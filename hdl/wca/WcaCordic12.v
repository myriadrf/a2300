==> flow/design.v <==
`timescale 1 ns/100 ps
module WcaCordic12 (reset,ngreset,clock, strobeData, X0, Y0, A0, XN, YN, AN);
  parameter BIT_WIDTH   = 12;
  parameter ITERATIONS  = 12;
  parameter MODE        = 0;  
  input clock, reset, ngreset,strobeData;
  input signed  [BIT_WIDTH-1:0] X0, Y0, A0;
  output signed [BIT_WIDTH-1:0] XN, YN, AN;
  wire signed [BIT_WIDTH-1:0] x_w [ITERATIONS-1:1];
  wire signed [BIT_WIDTH-1:0] y_w [ITERATIONS-1:1];
  wire signed [BIT_WIDTH-1:0] a_w [ITERATIONS-1:1];
    localparam [143:0] arctanLUT = { 12'h0, 12'h1, 12'h1, 12'h3, 12'h5, 12'ha, 12'h14, 12'h29, 12'h51, 12'ha0, 12'h12e,  12'h200  };
    CordicCalc #(0,MODE,BIT_WIDTH) pcc_0(.reset(reset), .ngreset(ngreset), .clock(clock), .strobeData( strobeData),
               .X0(X0), .Y0(Y0), .A0(A0), .aRom(arctanLUT[BIT_WIDTH-1:0]),
               .XN(x_w[1]), .YN(y_w[1]), .AN(a_w[1])  );
    genvar i;
    generate for(i=1; i<ITERATIONS-1; i=i+1) begin: pcc_1
      CordicCalc #(i,MODE,BIT_WIDTH) pcc_1(.reset(reset), .ngreset(ngreset), .clock(clock), .strobeData( strobeData),
               .X0(x_w[i]), .Y0(y_w[i]), .A0(a_w[i]), .aRom(arctanLUT[(i+1)*BIT_WIDTH-1:i*BIT_WIDTH]),
               .XN(x_w[i+1]), .YN(y_w[i+1]), .AN(a_w[i+1])  );
    end
	endgenerate 
    CordicCalc #(ITERATIONS-1,MODE,BIT_WIDTH) pcc_2(.reset(reset),.ngreset(ngreset),.clock(clock), .strobeData( strobeData),
               .X0(x_w[ITERATIONS-1]), .Y0(y_w[ITERATIONS-1]), .A0(a_w[ITERATIONS-1]), 
               .aRom(arctanLUT[ITERATIONS*BIT_WIDTH-1:(ITERATIONS-1)*BIT_WIDTH]),
               .XN(XN), .YN(YN), .AN(AN)  );
endmodule
module CordicCalc(reset,ngreset,clock, strobeData, X0, Y0, A0, XN, YN, AN, aRom);
  parameter RSHIFT = 0;
  parameter MODE = 0;    
  parameter BIT_WIDTH = 12;
  input reset, ngreset, clock, strobeData;
  input  signed [BIT_WIDTH-1:0] X0, Y0, A0;
  input  signed [BIT_WIDTH-1:0] aRom;
  output signed [BIT_WIDTH-1:0] XN, YN, AN;
  wire d;
  reg signed [BIT_WIDTH-1:0] XN, YN, AN;
  assign d = (MODE==0)? A0[BIT_WIDTH-1] : ~Y0[BIT_WIDTH-1];  
  always @ (posedge clock or negedge ngreset) begin
    if(!ngreset) begin
      AN <= 0;
      XN <= 0;
      YN <= 0;
    end
    else
      if(reset) begin
        AN <=  0;
        XN <=  0;
        YN <=  0;
      end
      else
        if (d & strobeData)    begin 
          AN <=  A0 + aRom; 
          XN <=  X0 + (Y0>>>RSHIFT);
          YN <=  Y0 - (X0>>>RSHIFT);
        end
        else if (strobeData)      begin 
          AN <=  A0 - aRom; 
          XN <=  X0 - (Y0>>>RSHIFT);
          YN <=  Y0 + (X0>>>RSHIFT);
        end       
  end   
endmodule
# [Step by step through the tools: WcaCordic12]
# Tool output for the design above, in the order of the flow.
# Line numbers count from 1 in the design file above.
# Operators carry their Yosys type and port widths (W data, S select, Z words).
# Cell names lack the library's common part.
# Not given: --
[design] top_module="WcaCordic12" clock_port="clock" library="sky130hd" pvt_corner="tt_025C_1v80"

# [Word-level counts]
# Source: Yosys, flattened and elaborated. Widths are those after wreduce. Registers that Yosys merges into a memory's read port (data or address) are not register bits. Print and check cells do not count. Equal cells are merged and count once.
[classes] n_addsub=69 n_reduce_logical=12 bitwise=12 muxes=108
[ops] operator="$mux W12" n=108
[ops] operator="$reduce_bool A3 Y1" n=12
[ops] operator="$add A12 B1 Y12" n=2
[ops] operator="$sub A12 B1 Y12" n=2
[ops] operator="$add A12 B10 Y12" n=2
[ops] operator="$sub A12 B10 Y12" n=2
[ops] operator="$add A12 B11 Y12" n=2
[ops] operator="$sub A12 B11 Y12" n=2
[ops] operator="$sub A12 B12 Y12" n=2
[ops] operator="$add A12 B2 Y12" n=2
[ops] operator="$sub A12 B2 Y12" n=2
[ops] operator="$add A12 B2 Y12 const B" n=2
[ops] operator="$sub A12 B2 Y12 const B" n=2
[ops] operator="$add A12 B3 Y12" n=2
[ops] operator="$sub A12 B3 Y12" n=2
[ops] operator="$add A12 B4 Y12" n=2
[ops] operator="$sub A12 B4 Y12" n=2
[ops] operator="$add A12 B5 Y12" n=2
[ops] operator="$sub A12 B5 Y12" n=2
[ops] operator="$add A12 B6 Y12" n=2
[ops] operator="$sub A12 B6 Y12" n=2
[ops] operator="$add A12 B7 Y12" n=2
[ops] operator="$sub A12 B7 Y12" n=2
[ops] operator="$add A12 B8 Y12" n=2
[ops] operator="$sub A12 B8 Y12" n=2
[ops] operator="$add A12 B9 Y12" n=2
[ops] operator="$sub A12 B9 Y12" n=2
[ops] operator="$and A1 B1 Y1" n=12
# Other operator kinds: 19; their cells: 19.
[word_totals] output_inout_bits=36 reg_bits=432 word_cells=237 input_bits=40

# [Longest topological paths]
# Depth = most cells in a row (Yosys ltp): at word level without a register or memory, in the mapped netlist without a sequential cell, where the memories' decode and read muxes count.
[depth] word_depth=4 abc_area=0 mapped_depth=14 ltp_nobuf=14

# [After synthesis]
# The flow's flattened synthesis, as Yosys stat reports it; memories are mapped. The netlist is that of the ABC_AREA named above (0 if unset); the other value can give another one.
# Totals and module areas in this step are rounded.
[synth_totals] n_buf=141 ffs=431 stdcells=4042 seq_area_mm2=0.011 synth_area_mm2=0.035
[by_type] cell_type="dfrtp_1" n=431 type_area_um2=1.08E+04
[by_type] cell_type="ha_1" n=414 type_area_um2=5.18E+03
[by_type] cell_type="xnor2_1" n=212 type_area_um2=1.86E+03
[by_type] cell_type="nor2_1" n=471 type_area_um2=1.77E+03
[by_type] cell_type="mux2i_1" n=152 type_area_um2=1.52E+03
[by_type] cell_type="a21oi_1" n=280 type_area_um2=1.4E+03
[by_type] cell_type="o21ai_0" n=279 type_area_um2=1.4E+03
[by_type] cell_type="nand2_1" n=307 type_area_um2=1.15E+03
[by_type] cell_type="xor2_1" n=127 type_area_um2=1.11E+03
[by_type] cell_type="inv_1" n=233 type_area_um2=874.589
[by_type] cell_type="fa_1" n=36 type_area_um2=720.691
[by_type] cell_type="a21o_1" n=92 type_area_um2=690.662
[by_type] cell_type="nor3_1" n=126 type_area_um2=630.605
[by_type] cell_type="a211oi_1" n=77 type_area_um2=578.054
[by_type] cell_type="nor2b_1" n=65 type_area_um2=406.64
[by_type] cell_type="o21a_1" n=43 type_area_um2=322.81
[by_type] cell_type="clkbuf_1" n=83 type_area_um2=311.549
[by_type] cell_type="or3_1" n=47 type_area_um2=294.032
# Not listed: further types 74, cells in them 567.
# The figures by module come from a second, unflattened synthesis with its own total; it is not the netlist above.
[unflattened] hier_cells=4941 hier_area_mm2=0.042
# Each row is one instance without its submodules.
[by_module] mod="CordicCalc" area_mm2=0.0041 mod_seq_area_mm2=0.00088 cells=503 instances=1
[by_module] mod="CordicCalc" area_mm2=0.0037 mod_seq_area_mm2=0.0009 cells=441 instances=1
[by_module] mod="CordicCalc" area_mm2=0.0036 mod_seq_area_mm2=0.0009 cells=435 instances=1
[by_module] mod="CordicCalc" area_mm2=0.0035 mod_seq_area_mm2=0.0009 cells=414 instances=1
[by_module] mod="CordicCalc" area_mm2=0.0035 mod_seq_area_mm2=0.0009 cells=418 instances=1
[by_module] mod="CordicCalc" area_mm2=0.0034 mod_seq_area_mm2=0.0009 cells=398 instances=1
[by_module] mod="CordicCalc" area_mm2=0.0034 mod_seq_area_mm2=0.0009 cells=395 instances=1
[by_module] mod="CordicCalc" area_mm2=0.0034 mod_seq_area_mm2=0.0009 cells=414 instances=1
[by_module] mod="CordicCalc" area_mm2=0.0034 mod_seq_area_mm2=0.0009 cells=395 instances=1
[by_module] mod="CordicCalc" area_mm2=0.0033 mod_seq_area_mm2=0.0009 cells=392 instances=1
[by_module] mod="CordicCalc" area_mm2=0.0032 mod_seq_area_mm2=0.0009 cells=376 instances=1
[by_module] mod="CordicCalc" area_mm2=0.0031 mod_seq_area_mm2=0.0009 cells=358 instances=1
[by_module] mod="WcaCordic12" area_mm2=0.0000075 mod_seq_area_mm2=0 cells=2 instances=1

# [Timing after synthesis]
# Path of least setup slack by OpenSTA after synthesis, without wires, with an ideal clock, recovery checks aside; 20% of the period is set as input and as output delay. Where synthesis merged equal registers, the netlist keeps one of their names.
[synth_timing] path_kind="input -> register" from="input strobeData" to="register pcc_1[3].pcc_1.YN[10]" required_time_ns=4.928 input_delay_ns=1.010 tclk_ns=5.05 t_first_pin_ns=1.010 path_stages=14 setup_slack_ns=1.089 path_delay_ns=2.952 n_path_buf=2 arrival_ns=3.840 setup_time_ns=0.122 synth_period_reached_ns=3.961
# "path_delay_ns" = arrival - input delay + setup time.
# "path_stages" counts driving pins, that of a launching flip-flop among them; a cell with two outputs on the path counts twice.
# "synth_period_reached_ns" is the clock period less the worst setup slack; recovery checks do not enter. This is arithmetic on one report: input and output delays are still those of the set period (20% each).
# The rows between start and end are the longest chain of elaborated cells between them; the timing report does not say that the signal goes this way. Where chains are equally long, one stands for them.
# Each line given opens the expression or statement behind the cell; cells for indexed reads and writes are added by Yosys, which also makes memories of some case tables.
# A register here has more assigning lines than the two given.
[synth_between] path_cell_list="buf_4 -> nand2_1 -> inv_2 -> buf_1 -> nor2_1 -> xnor2_1 -> ha_1 -> nor2b_1 -> o21a_1 -> o21ai_1 -> a21oi_1 -> o211a_1 -> or3_1 -> a32o_1" elab_chain_len=3 cone_cells=5 lines_between=3 cone_classes="3 x mux; 1 x logic; 1 x reduce/logical"
[synth_lines] element="start, declared" line=6 text="input clock, reset, ngreset,strobeData;"
[synth_lines] element="$mux W12" line=57 text="else if (strobeData)      begin"
[synth_lines] element="$mux W12" line=52 text="if (d & strobeData)    begin"
[synth_lines] element="$mux W12" line=46 text="if(reset) begin"
[synth_lines] element="end, assigned" line=55 text="YN <=  Y0 - (X0>>>RSHIFT);"
[synth_lines] element="end, assigned" line=60 text="YN <=  Y0 + (X0>>>RSHIFT);"
[synth_lines] element="end, declared" line=35 text="output signed [BIT_WIDTH-1:0] XN, YN, AN;"

# [Path in the finished layout]
# From the final timing report of record 1: the path of least setup slack in the routed layout; clock arrival at registers is part of the times.
[layout_timing] path_kind="input -> register" from="input strobeData" to="register pcc_1[2].pcc_1.XN[11]" n_path_buf=2 tclk_ns=4.62 path_stages=12 input_delay_ns=0.92 t_first_pin_ns=0.92 arrival_ns=3.90 setup_slack_ns=1.21 required_time_ns=5.11 setup_time_ns=0.12
# The rows between start and end are the longest chain of elaborated cells between them; the timing report does not say that the signal goes this way. Where chains are equally long, one stands for them.
# A register here has more assigning lines than the two given.
[layout_between] path_cell_list="buf_8 -> nand2_1 -> buf_4 -> o21ai_0 -> ha_1 -> a21o_1 -> a21o_1 -> a2111oi_2 -> o21bai_1 -> a31oi_1 -> xnor2_1 -> o21ai_1" elab_chain_len=3 cone_cells=5 lines_between=3 cone_classes="3 x mux; 1 x logic; 1 x reduce/logical"
[layout_lines] element="start, declared" line=6 text="input clock, reset, ngreset,strobeData;"
[layout_lines] element="$mux W12" line=57 text="else if (strobeData)      begin"
[layout_lines] element="$mux W12" line=52 text="if (d & strobeData)    begin"
[layout_lines] element="$mux W12" line=46 text="if(reset) begin"
[layout_lines] element="end, assigned" line=54 text="XN <=  X0 + (Y0>>>RSHIFT);"
[layout_lines] element="end, assigned" line=59 text="XN <=  X0 - (Y0>>>RSHIFT);"
[layout_lines] element="end, declared" line=35 text="output signed [BIT_WIDTH-1:0] XN, YN, AN;"

# 2 stored runs of WcaCordic12 in the flow (synthesis by Yosys, layout by OpenROAD, sky130hd cells), in arbitrary order. Constraints: input delay and output delay 20% of the set period each, output load 0.01 pF.
# By "achieved_period_ns" is meant the clock period of the run minus its worst setup slack. This is arithmetic on one report: input and output delays are still those of the set period (20% each).
# "timing.worst_path_ns" is the time allowed to the run's worst setup path (the clock period less input and output delay, where it has them) less its slack. Clock arrival times count: a late capture clock shortens it, a late launch clock lengthens it.
# "final_power_w" is the tool's figure for a default switching activity; nothing was simulated.
# Values from the reports are rounded here.
run="record 1" settings period_ns=4.62 SETUP_SLACK_MARGIN=0.97 CAP_MARGIN=20 CORE_MARGIN=2 CORE_UTILIZATION=40 SLEW_MARGIN=20
run="record 1" results design_die_area_mm2=0.09 achieved_period_ns=3.414 finish.stdcell_area_mm2=0.039 final_power_w=0.029 timing.worst_path_ns=2.49 path_kind="input -> register" synthArea_mm2=0.035 worstSetupSlack_ns=1.2 total_negative_slack_ns=0.000 utilization_pct=45
run="record 2" settings period_ns=2.82 CORE_UTILIZATION=61 PLACE_DENSITY_LB_ADDON=0.2 CORE_MARGIN=6 TNS_END_PERCENT=45 ABC_AREA=1 GPL_TIMING_DRIVEN=1 GPL_ROUTABILITY_DRIVEN=0 CTS_CLUSTER_SIZE=19 CTS_CLUSTER_DIAMETER=113 MIN_ROUTING_LAYER="met1" MAX_ROUTING_LAYER="met4" CAP_MARGIN=20 SLEW_MARGIN=20
run="record 2" results timing.worst_path_ns=2.71 path_kind="register -> register" synthArea_mm2=0.037 design_die_area_mm2=0.066 finish.stdcell_area_mm2=0.04 achieved_period_ns=2.712 final_power_w=0.044 worstSetupSlack_ns=0.11 total_negative_slack_ns=0.000 utilization_pct=68
